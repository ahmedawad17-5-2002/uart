==> flow/design.v <==
module RX_FSM (
	input clk,
	input ARSTn,
	input RX_IN,
	input PAR_EN,
	input par_err,
	input strt_glitch,
	input stp_err,
	input [3:0] bit_cnt,
	input [2:0] edge_cnt,
	output reg dat_samp_en,
	output reg enable,
	output reg deser_en,
	output reg data_valid,
	output reg stp_chk_en,
	output reg strt_chk_en,
	output reg par_chk_en
	);
    parameter IDEL=3'b000,
              START=3'b001,
              DATA=3'b011,
              PARITY=3'b010,
              STOP=3'b110,
              CHK=3'b111,
			  VALID=3'b101;
    reg [2:0] cs,ns;
    reg data_v_reg;
  always @(posedge clk or negedge ARSTn) begin
       if(~ARSTn) begin
         data_v_reg <= 0;
       end 
       else if(cs==STOP && edge_cnt==7) begin
          data_v_reg <= data_valid ;
       end
  end
    always@(posedge clk , negedge ARSTn) begin
    	if(~ARSTn)
    		cs<=IDEL;
    	else
    		cs<=ns;
    end
    always @(*) begin 
    	case (cs)
    		IDEL : begin 
    			    if(~RX_IN)
    				   ns<=START;
    			    else
    				   ns<=IDEL;
    		       end
    		START : begin
                     if(edge_cnt==3'b111 && bit_cnt==4'b0000) begin
    			       if(strt_glitch)
    			       	    ns<=IDEL;
    			       else 
                         ns<=DATA;
    			     end
    			     else 
    			     	ns<=START;   			       			     
    		        end
    		DATA : begin
    			    if(edge_cnt==3'b111 && bit_cnt==4'b1000) begin
    			    	if(PAR_EN)
    			    		ns<=PARITY;
    			    	else
    			    		ns<=STOP;
    			    end
    			    else
    			    	ns<=DATA;
    			   end
    	    PARITY : begin
    	               if(edge_cnt==3'b111 && bit_cnt==4'b1001) 
    	             	 ns<=STOP;
    	               else
    	             	ns<=PARITY;   	               	    	      
    	             end
    	    STOP : begin
    	               if(edge_cnt==3'b111 && (bit_cnt==4'b1010 || bit_cnt==4'b1001)) 
    	             	 ns<=IDEL;
    	               else
    	             	ns<=STOP;   	               	    	      
    	           end
    		default : ns<=IDEL;
    	endcase
    end
    always @(*) begin
    	case (cs)
    		    IDEL : begin 
              data_valid=data_v_reg;
    			    if(~RX_IN) begin
    			            dat_samp_en=1;
                      enable=1;
                      deser_en=0;
                      stp_chk_en=0;
                      strt_chk_en=1;
                      par_chk_en=0;
                    end
                    else begin
                      dat_samp_en=0;
                      enable=0;
                      deser_en=0;
                      stp_chk_en=0;
                      strt_chk_en=0;
                      par_chk_en=0;
                    end
    		       end
    		    START : begin
                      data_valid=data_v_reg;
    			            dat_samp_en=1;
                      enable=1;
                      deser_en=0;
                      stp_chk_en=0;
                      strt_chk_en=1;
                      par_chk_en=0;
    		        end
            DATA : begin
            	        dat_samp_en=1;
                      enable=1;
                      deser_en=1;
                      stp_chk_en=0;
                      strt_chk_en=0;
                      par_chk_en=0;                                          
                      data_valid=0;
                   end
            PARITY : begin
            	        dat_samp_en=1;
                      enable=1;
                      deser_en=0;
                      stp_chk_en=0;
                      strt_chk_en=0;
                      par_chk_en=1;
                      data_valid=0;
                     end
            STOP : begin
            	        dat_samp_en=1;
                      enable=1;
                      deser_en=0;
                      stp_chk_en=1;
                      strt_chk_en=0;
                      par_chk_en=0;
                      if(~(par_err | stp_err | strt_glitch) && (edge_cnt>5))
                        data_valid=1;
                      else
                        data_valid=0;
                   end
    		default : begin
    			              dat_samp_en=0;
                        enable=0;
                        deser_en=0;
                        data_valid=0;
                        stp_chk_en=0;
                        strt_chk_en=0;
                        par_chk_en=0;
                      end
    	endcase
    end
endmodule
module RX_TOP (
	input         clk,     
	input         ARSTn,   
	input   [4:0] Prescale,
	input         PAR_EN,
	input         PAR_TYP,
	input         RX_IN,
	output  [7:0] P_DATA,
	output        DATA_VLD,
	output        PAR_ERR,
	output        STP_ERR
);
wire data_samp_en,sampled_bit,deser_en,enable,strt_glitch,dat_samp_en, stp_chk_en,strt_chk_en,par_chk_en,stop_error,parity_error,valid;
wire [2:0] edge_cnt;
wire [3:0] bit_cnt;
RX_data_sampling M0 (
 clk,    
 ARSTn,  
 dat_samp_en,
 edge_cnt,
 RX_IN,
 Prescale,
 sampled_bit	
);
RX_deserializer M1 (
 clk,    
 ARSTn,  
 deser_en,
 sampled_bit,
 edge_cnt,
 P_DATA
);
RX_edge_counter M2 (
 clk,     
 ARSTn,   
 enable,
 PAR_EN,
 edge_cnt,	
 bit_cnt
);
RX_FSM M3 (
 clk,
 ARSTn,
 RX_IN,
 PAR_EN,
 PAR_ERR,
 strt_glitch,
 STP_ERR,
 bit_cnt,
 edge_cnt,
 dat_samp_en,
 enable,
 deser_en,
 DATA_VLD,
 stp_chk_en,
 strt_chk_en,
 par_chk_en
);
RX_parity_check M4 (
 par_chk_en,
 sampled_bit,
 PAR_TYP,
 P_DATA,
 PAR_ERR
);
RX_stop_chk M5 (
 stp_chk_en,
 sampled_bit,
 edge_cnt,
 STP_ERR
);
RX_start_chk M6 (
 sampled_bit,
 strt_chk_en,
 edge_cnt,
 strt_glitch
);
endmodule
module RX_data_sampling (
	input        clk,     
	input        ARSTn,   
	input        data_samp_en,
	input  [2:0] edge_cnt,
	input        RX_IN,
	input  [4:0] prescale,
	output reg   sampled_bit	
);
reg  [2:0] samples; 
wire [2:0] half,pre_half,post_half;
assign half=(prescale>>1)-1'b1;
assign pre_half = half-1'b1;
assign post_half = half+1'b1;
always @(posedge clk or negedge ARSTn) begin 
	if(~ARSTn) 
		samples <= 3'b0;
	else
	 begin
		if(data_samp_en) begin
			if(edge_cnt==pre_half)
				samples[0]<=RX_IN;
			else if(edge_cnt==half)
				samples[1]<=RX_IN;
			else if(edge_cnt==post_half)
			    samples[2]<=RX_IN;
			else
			    samples<=samples;				
		end
		else
			samples<=3'b0;
	 end
end
always @(*) begin 
	  if (edge_cnt>post_half)
	    	sampled_bit = (samples[0] & samples[1])  | (samples[0] & samples[2]) | (samples[2] & samples[1]);
      else
      	    sampled_bit=0;	
end
endmodule
module RX_deserializer (
	input      clk,     
	input      ARSTn,   
	input      deser_en,
	input      sampled_bit,
	input      [2:0] edge_cnt,
	output reg [7:0] P_DATA
);
always @(posedge clk or negedge ARSTn) begin
	if(~ARSTn) begin
		P_DATA <= 0;
	end 
	else begin
		if((deser_en==1) && (edge_cnt==6)) begin
           P_DATA <= {sampled_bit,P_DATA[7:1]}	;
		end
		else begin
			P_DATA <= P_DATA;
		end 
	end
end
endmodule 
module RX_edge_counter (
	input      clk,     
	input      ARSTn,   
	input      enable,
	input      PAR_EN,
	output reg [2:0] edge_cnt,	
	output reg [3:0] bit_cnt
);
always @(posedge clk or negedge ARSTn) begin
	if(~ARSTn) begin
		edge_cnt <= 0;
		bit_cnt <= 0;
	end
	else begin
		if(enable)  begin
			if(edge_cnt==3'd7) begin
				if((bit_cnt=='d10 && PAR_EN==1) || (bit_cnt=='d9 && PAR_EN==0))
					bit_cnt<=0;
			else 
				 bit_cnt<=bit_cnt+1'b1;
			 edge_cnt<=edge_cnt+1'b1;
			end
			else 
				edge_cnt<=edge_cnt+1'b1;
		end
		else begin
		   edge_cnt <= 0;
		   bit_cnt <= 0;			
		end
	end
end
endmodule 
module RX_parity_check (
	input      par_chk_en,
	input      sampled_bit,
	input      PAR_TYP,
	input      [7:0] P_DATA,
	output reg par_err
);
always @(*) begin 
	if(par_chk_en) begin
	   if(PAR_TYP==0) begin
		   if((^P_DATA)==sampled_bit)
			    par_err=0;
			else
				par_err=1;
		end
		else begin
		    if((~^P_DATA)==sampled_bit)
			    par_err=0;
			else
				par_err=1;
		end
   end
   else
   	par_err=0;
end
endmodule 
module RX_start_chk (
input            sampled_bit,
input            strt_chk_en,
input      [2:0] edge_cnt,
output reg       strt_glitch
);
always @(*) begin 
	if(strt_chk_en && (edge_cnt==6))
	    strt_glitch = sampled_bit;
	else
	    strt_glitch = 1'b0; 
end
endmodule
module RX_stop_chk (
    input            stp_chk_en,
    input            sampled_bit,
    input      [2:0] edge_cnt,
    output reg       stp_err
);
always @(*) begin
	if (stp_chk_en && (edge_cnt==6))
		stp_err = ~sampled_bit;
    else
    	stp_err = 1'b0;
end
endmodule 
module UART (
	input clk,     
	input ARSTn,   
	input        TX_PAR_EN,
	input        TX_PAR_TYP,
	input  [7:0] TX_P_DATA,
	input        TXDATA_VALID,
	output       TX_S_DATA,
	output       TX_BUSY,
  input   [4:0] RX_Prescale,
	input         RX_PAR_EN,
	input         RX_PAR_TYP,
	input         RX_RX_IN,
	output  [7:0] RX_P_DATA,
	output        RX_DATA_VLD,
	output        RX_PAR_ERR,
	output        RX_STP_ERR
);
TX_TOP TX (
  clk,     
  ARSTn,   
  TX_PAR_EN,
  TX_PAR_TYP,
  TX_P_DATA,
  TXDATA_VALID,
  TX_S_DATA,
  TX_BUSY
);
RX_TOP RX (
 clk,     
 ARSTn,   
	RX_Prescale,
  RX_PAR_EN,
  RX_PAR_TYP,
  RX_RX_IN,
  RX_P_DATA,
  RX_DATA_VLD,
  RX_PAR_ERR,
  RX_STP_ERR
);
endmodule : UART
module TX_Serializer #(parameter DATA_WIDTH=8 , COUNTER_WIDTH=$clog2(DATA_WIDTH)) (
	input clk,     
	input ARSTn,   
	input [DATA_WIDTH-1:0] DATA,
	input ser_en,
	output ser_done,
	output wire ser_data	
);
reg [COUNTER_WIDTH-1:0] counter=0;
assign ser_done =(counter==3'b111)? 1: 0 ;
assign ser_data =(~ARSTn)?0 : DATA[counter];
always @(posedge clk or negedge ARSTn) begin 
	if(~ARSTn) begin
		counter  <= 7; 
	end 
	else begin
		if(ser_en==1'b1) begin
			if(counter == 7) begin
			 counter <=0;
			end
			else  begin
			 counter <= counter+1;
			end
		end
		else begin
			counter  <= 7;
		end
	end
end
endmodule
module TX_FSM(clk,ARSTn,DATA_VALID,PAR_EN,serial_done,mux_sel,busy,serial_en);
	parameter IDEL=3'b000,
	          START=3'b001,
	          DATA=3'b011,
	          PARITY=3'b010,
	          STOP=3'b110;
	input clk,ARSTn,serial_done,DATA_VALID,PAR_EN;
	output reg [1:0] mux_sel;
	output reg busy,serial_en;
	reg [2:0] cs,ns;
	always@(posedge clk, negedge ARSTn) begin
		if(~ARSTn)
			cs<=IDEL;
		else
			cs<=ns;
	end
	always @(*) begin 
		case (cs)
			IDEL : 
			       if(DATA_VALID)
			         ns = START;
			       else
			       	 ns = IDEL;
			START : ns = DATA;
			DATA : 
			       if(~serial_done)
			         ns = DATA;
			       else begin
			       	 if (PAR_EN==0) 
			       	 	ns = STOP;
			       	 else
			       	 	ns = PARITY;
			       end
		    PARITY : ns = STOP;
		    STOP :
		          if(!DATA_VALID) 
		            ns = IDEL;
		          else 
		          	ns = START;
			default : ns = IDEL;
		endcase
	end
	always @(*) begin 
		case (cs)
			IDEL : begin
				     mux_sel=2'b11;
				     busy=1'b0;
				     serial_en=1'b0;
			       end
            START : begin
            	      mux_sel=2'b00;
            	      busy=1'b1;
            	      if(ns==DATA)
            	      	serial_en=1;
            	      else
            	        serial_en=1'b0;
                    end
            DATA : begin
            	     mux_sel=2'b01;
            	     busy=1'b1;
            	     if(serial_done)
            	     	serial_en=1'b0;
            	     else
            	     	serial_en=1'b1;
                   end
            PARITY : begin
            	       mux_sel=2'b10;
            	       busy=1'b1;
            	       serial_en=1'b0;
            	     end
            STOP : begin
            	     mux_sel=2'b11;
            	     busy=1'b1;
            	     serial_en=1'b0;
            	   end
			default : begin
			            busy=1'b0;
			            serial_en=1'b0;
			            mux_sel=2'b00;
			          end
		endcase
	end
endmodule
module TX_mux(one,zero,parity,data_s,mux_sel,mux_out);
    input one,zero,parity,data_s;
    input [1:0] mux_sel;
    output reg mux_out;
    always @(*) begin 
    	  case(mux_sel)
    		  2'b00 : mux_out = zero;
    		  2'b01 : mux_out = data_s;
    		  2'b10 : mux_out = parity;
    		  2'b11 : mux_out = one;
    	  endcase
    end
endmodule
module TX_PARITY #(parameter DATA_WIDTH=8) (
	input [DATA_WIDTH-1:0] DATA,
	input PAR_TYP, 
	input DATA_VALID,
	input PAR_EN,
	output reg parity
);
always @(*) begin 
  if (~PAR_EN)
	    parity = 0;
	else if(PAR_EN) begin
		  if (~PAR_TYP)   
			parity = ^DATA;
		  else
			parity = ~^DATA;
	end
  else
	   parity = 0;
end
endmodule 
module TX_TOP #(parameter DATA_WIDTH=8) (
	input CLK,     
	input RST,   
	input PAR_EN,
	input PAR_TYP,
	input [DATA_WIDTH-1:0] P_DATA,
	input DATA_VALID,
	output  S_DATA,
	output  BUSY
);
wire [1:0] mux_sel; 
wire serial_done,serial_en,parity,data_s;
reg [DATA_WIDTH-1:0] TEMPO;
always@(posedge CLK, negedge RST) begin
    if(~RST)
      TEMPO<=0;
    else begin
        if(DATA_VALID)
          TEMPO<=P_DATA;
        else
          TEMPO<=TEMPO;
    end
end
TX_FSM M1 (CLK,RST,DATA_VALID,PAR_EN,serial_done,mux_sel,BUSY,serial_en);
TX_mux M2 (1'b1,1'b0,parity,data_s,mux_sel,S_DATA);
TX_PARITY M3(TEMPO,PAR_TYP,DATA_VALID,PAR_EN,parity);
TX_Serializer M4(CLK,RST,TEMPO,serial_en,serial_done,data_s);
endmodule 
Step by step through the tools: UART --
What the tools print for UART, step after step. Line numbers count from 1 in the design file above. The mark n/a stands for no value.
Design: top module UART, clock input clk, cell library sky130hd, library corner tt_025C_1v80

After elaboration --
Counts by Yosys on the flattened word-level netlist (proc, flatten, opt, wreduce; memories kept). Register bits leave out memories and registers merged into their read ports (data or address). Print and check cells are left out.
Operators by class: $add $sub $neg 6, $lt $le $gt $ge 2, equality and inequality tests 29, shift-type cells 1, mux-type cells 52, bitwise operators 10, reduce/logical cells 27
Operator list (count):
- 1-bit 2-to-1 mux | 30
- 3-bit 2-to-1 mux | 9
- 8-bit XNOR reduction | 2
- 8-bit parity | 2
- 3-bit by 2-bit == test with 1-bit output (second input constant) | 5
- 3-bit == test (second input constant) | 5
- 3-bit case mux with 5-bit select | 1
- 4-bit == test (second input constant) | 3
- 3-bit case mux with 4-bit select | 1
- 4-bit 2-to-1 mux | 3
- 1-bit logical AND | 11
- 3-bit by 1-bit adder with 3-bit output (second input constant) | 3
- 3-bit == test | 3
- 2-bit by 1-bit != test with 1-bit output (second input constant) | 4
- 4-bit OR reduction | 2
- 8-bit by 3-bit indexed select with 1-bit output | 1
- 1-bit case mux with 2-bit select | 4
- 3-bit by 1-bit subtractor with 3-bit output (second input constant) | 2
- 3-bit by 1-bit == test with 1-bit output (second input constant) | 2
- 3-bit zero test | 2
- 2-bit case mux with 3-bit select | 1
- 1-bit bitwise OR | 4
- 2-bit == test (second input constant) | 2
- 2-bit != test (second input constant) | 2
- 2-bit OR reduction | 2
- 4-bit by 1-bit adder with 4-bit output (second input constant) | 1
- 4-bit zero test | 1
- 1-bit case mux with 4-bit select | 1
Other operator kinds: 11; their cells: 18.
Word-level totals: bits in registers 36, output and inout bits 13, word-level cells 138

Logic depth --
Depth = most cells in a row (Yosys ltp): at word level without a register or memory, in the mapped netlist without a sequential cell, where the memories' decode and read muxes count.
Depth: word-level depth 14, ABC_AREA 0, depth in mapped cells 10, gate-level depth less buffers 10

Mapped cells and area --
The flow's flattened synthesis, as Yosys stat reports it; memories are mapped. The netlist is that of the ABC_AREA named above (0 if unset); the other value can give another one. Totals and module areas in this step are rounded.
Cell types:
- sky130_fd_sc_hd__dfrtp_1 | count 35, area in all 875.84 µm²
- sky130_fd_sc_hd__ha_1 | count 14, area in all 175.168 µm²
- sky130_fd_sc_hd__dfstp_2 | count 5, area in all 131.376 µm²
- sky130_fd_sc_hd__xnor2_1 | count 12, area in all 105.101 µm²
- sky130_fd_sc_hd__mux2_2 | count 9, area in all 101.347 µm²
- sky130_fd_sc_hd__mux2_1 | count 7, area in all 78.826 µm²
- sky130_fd_sc_hd__xnor3_1 | count 3, area in all 67.565 µm²
- sky130_fd_sc_hd__nand2_1 | count 14, area in all 52.55 µm²
- sky130_fd_sc_hd__nand3_1 | count 10, area in all 50.048 µm²
- sky130_fd_sc_hd__nor2_1 | count 13, area in all 48.797 µm²
- sky130_fd_sc_hd__inv_1 | count 12, area in all 45.043 µm²
- sky130_fd_sc_hd__mux4_2 | count 2, area in all 45.043 µm²
- sky130_fd_sc_hd__xor2_1 | count 5, area in all 43.792 µm²
- sky130_fd_sc_hd__mux2i_1 | count 4, area in all 40.038 µm²
- sky130_fd_sc_hd__nor2b_1 | count 5, area in all 31.28 µm²
- sky130_fd_sc_hd__a21oi_1 | count 6, area in all 30.029 µm²
- sky130_fd_sc_hd__nand2b_1 | count 4, area in all 25.024 µm²
- sky130_fd_sc_hd__nand3b_1 | count 3, area in all 22.522 µm²
Not listed: further types 20, cells in them 31.
Mapped netlist: cells in the netlist 194, chip area (Yosys) 2200 µm², mapped flip-flops 40, buffer cells 3
The figures by module come from a second, unflattened synthesis with its own total; it is not the netlist above.
Unflattened totals: cells (unflattened synthesis) 209, area (unflattened synthesis) 2400 µm²
Each row is one instance without its submodules.
By module:
- RX_edge_counter | times used 1, cells 36, area 390 µm²
- RX_FSM | times used 1, cells 41, area 380 µm²
- RX_data_sampling | times used 1, cells 38, area 360 µm²
- TX_TOP | times used 1, cells 19, area 340 µm²
- RX_deserializer | times used 1, cells 17, area 310 µm²
- TX_FSM | times used 1, cells 19, area 210 µm²
- TX_Serializer | times used 1, cells 15, area 190 µm²
- TX_PARITY | times used 1, cells 9, area 95 µm²
- RX_parity_check | times used 1, cells 9, area 90 µm²
- RX_stop_chk | times used 1, cells 2, area 33 µm²
- TX_mux | times used 1, cells 1, area 23 µm²
- RX_start_chk | times used 1, cells 3, area 15 µm²
- RX_TOP | times used 1, cells 0, area 0.0 µm²
- UART | times used 1, cells 0, area 0.0 µm²

Path before layout --
Source: OpenSTA report_checks on the synthesized netlist (no wires, ideal clock, input and output delay 20% of the period each), path of least setup slack; recovery checks are left aside. Register names are those of the netlist, which keeps one name where synthesis merged equal registers.
Timing path post-synthesis: path type input to output, start point in RX_Prescale[1], end point out RX_DATA_VLD, period 4.24 ns, input delay 0.848 ns, time at the first pin 0.848 ns, arrival time 2.643 ns, slack 0.749 ns, delay of the path 1.795 ns, driving pins on the path 10, synthesis period reached 3.491 ns
"delay of the path" = arrival - input delay + setup time. A path that ends at an output port has no setup time. "driving pins on the path" counts driving pins, that of a launching flip-flop among them; a cell with two outputs on the path counts twice. "synthesis period reached" = period - worst setup slack (recovery checks aside). The figure is calculated, with input and output delays left at 20% of the set period. Between the ends stands the longest chain of elaborated cells between them, by number of cells; it is not shown to be the way that was timed. Of several equally long chains one is given. A line is the first line of the expression or statement that the cell stems from. Yosys adds cells for indexed reads and writes and turns some case tables into memories.
Between the ends, post-synthesis: path through sky130_fd_sc_hd__inv_1 sky130_fd_sc_hd__ha_1 sky130_fd_sc_hd__xnor2_1 sky130_fd_sc_hd__ha_1 sky130_fd_sc_hd__nor2b_1 sky130_fd_sc_hd__o21ai_1 sky130_fd_sc_hd__a21oi_4 sky130_fd_sc_hd__xnor2_1 sky130_fd_sc_hd__a221oi_2 sky130_fd_sc_hd__o21bai_1, cells in the longest elaborated chain 14
Ends and longest elaborated chain, post-synthesis:
- start: declaration | RTL line 390 | input   [4:0] RX_Prescale,
- 3-bit by 1-bit subtractor with 3-bit output | RTL line 246 | assign half=(prescale>>1)-1'b1;
- 3-bit by 1-bit adder with 3-bit output | RTL line 248 | assign post_half = half+1'b1;
- 3-bit > comparator | RTL line 269 | if (edge_cnt>post_half)
- 1-bit 2-to-1 mux | RTL line 269
- 1-bit == test | RTL line 339 | if((^P_DATA)==sampled_bit)
- 1-bit 2-to-1 mux | RTL line 339
- 1-bit 2-to-1 mux | RTL line 338 | if(PAR_TYP==0) begin
- 1-bit 2-to-1 mux | RTL line 337 | if(par_chk_en) begin
- 1-bit bitwise OR (2 in a row) | RTL line 140 | if(~(par_err | stp_err | strt_glitch) && (edge_cnt>5))
- 1-bit inverter | RTL line 140
- 1-bit logical AND | RTL line 140
- 1-bit 2-to-1 mux | RTL line 140
- 1-bit case mux with 2-bit select | RTL line 86 | case (cs)
- end: declaration | RTL line 395 | output RX_DATA_VLD,

Path in the finished layout --
Path of least setup slack in the final report of stored run 1 (OpenROAD, finished layout, wires in). Where an end is a register, its clock arrival counts in the times.
Timing path post-layout: path type input to output, start point in RX_Prescale[2], end point out RX_DATA_VLD, period 4.38 ns, input delay 0.88 ns, time at the first pin 0.88 ns, arrival time 2.99 ns, slack 0.52 ns, driving pins on the path 12
Between the ends stands the longest chain of elaborated cells between them, by number of cells; it is not shown to be the way that was timed. Of several equally long chains one is given.
Between the ends, post-layout: path through sky130_fd_sc_hd__clkdlybuf4s15_1 sky130_fd_sc_hd__inv_2 sky130_fd_sc_hd__ha_4 sky130_fd_sc_hd__xnor2_2 sky130_fd_sc_hd__ha_1 sky130_fd_sc_hd__nor2b_4 sky130_fd_sc_hd__o21ai_2 sky130_fd_sc_hd__a21oi_4 sky130_fd_sc_hd__xnor2_2 sky130_fd_sc_hd__a221oi_2 sky130_fd_sc_hd__o21bai_1 sky130_fd_sc_hd__buf_2, cells in the longest elaborated chain 14
Ends and longest elaborated chain, post-layout:
- start: declaration | RTL line 390 | input   [4:0] RX_Prescale,
- 3-bit by 1-bit subtractor with 3-bit output | RTL line 246 | assign half=(prescale>>1)-1'b1;
- 3-bit by 1-bit adder with 3-bit output | RTL line 248 | assign post_half = half+1'b1;
- 3-bit > comparator | RTL line 269 | if (edge_cnt>post_half)
- 1-bit 2-to-1 mux | RTL line 269
- 1-bit == test | RTL line 339 | if((^P_DATA)==sampled_bit)
- 1-bit 2-to-1 mux | RTL line 339
- 1-bit 2-to-1 mux | RTL line 338 | if(PAR_TYP==0) begin
- 1-bit 2-to-1 mux | RTL line 337 | if(par_chk_en) begin
- 1-bit bitwise OR (2 in a row) | RTL line 140 | if(~(par_err | stp_err | strt_glitch) && (edge_cnt>5))
- 1-bit inverter | RTL line 140
- 1-bit logical AND | RTL line 140
- 1-bit 2-to-1 mux | RTL line 140
- 1-bit case mux with 2-bit select | RTL line 86 | case (cs)
- end: declaration | RTL line 395 | output RX_DATA_VLD,

2 stored runs of UART in the flow (synthesis by Yosys, layout by OpenROAD, sky130hd cells), in arbitrary order. Constraints: input delay and output delay 20% of the set period each, output load 0.01 pF.
By "clock period achieved" is meant the clock period of the run minus its worst setup slack. This is arithmetic on one report: input and output delays are still those of the set period (20% each).
"critical path time" means the part of the period allowed to the worst setup path (the constraints hold back 20% at inputs and 20% at outputs) less its slack; where the path has registers, the arrival times of their clocks count too.
By "total power after layout" is meant OpenSTA's value without simulated activity: inputs other than the clock are taken to toggle once in ten clock periods, and the tool carries that through the logic.
Results are given in rounded form.

* Stored run 1 | settings: period_ns 4.38; CORE_UTILIZATION 52; SETUP_SLACK_MARGIN 0.45; PLACE_DENSITY_LB_ADDON 0.16; CELL_PAD_IN_SITES_GLOBAL_PLACEMENT 1; TNS_END_PERCENT 10; GPL_ROUTABILITY_DRIVEN 1; CTS_CLUSTER_SIZE 65; CTS_CLUSTER_DIAMETER 114; SLEW_MARGIN 40; MIN_ROUTING_LAYER met2; CAP_MARGIN 20; CORE_MARGIN 2 | results: Yosys chip area after synthesis 2200 µm²; die area 4800 µm²; standard-cell area after layout 2800 µm²; utilization of the finished layout 0.7; worst setup slack after layout 0.52 ns; summed negative setup slack 0.000 ns; worst hold slack 0.47 ns; total power after layout 0.0011 W; clock period achieved 3.864 ns; critical path time 2.11 ns; kind of the worst setup path input to output
* Stored run 2 | settings: period_ns 3.71; CORE_UTILIZATION 23; SETUP_SLACK_MARGIN -0.31; PLACE_DENSITY_LB_ADDON 0.24; CORE_MARGIN 3; CELL_PAD_IN_SITES_GLOBAL_PLACEMENT 0; CELL_PAD_IN_SITES_DETAIL_PLACEMENT 2; CTS_CLUSTER_DIAMETER 33; CAP_MARGIN 15; SLEW_MARGIN 40 | results: Yosys chip area after synthesis 2200 µm²; die area 11000 µm²; standard-cell area after layout 2900 µm²; utilization of the finished layout 0.31; worst setup slack after layout 0.19 ns; summed negative setup slack 0.000 ns; worst hold slack 0.49 ns; total power after layout 0.0013 W; clock period achieved 3.521 ns; critical path time 2.04 ns; kind of the worst setup path input to output
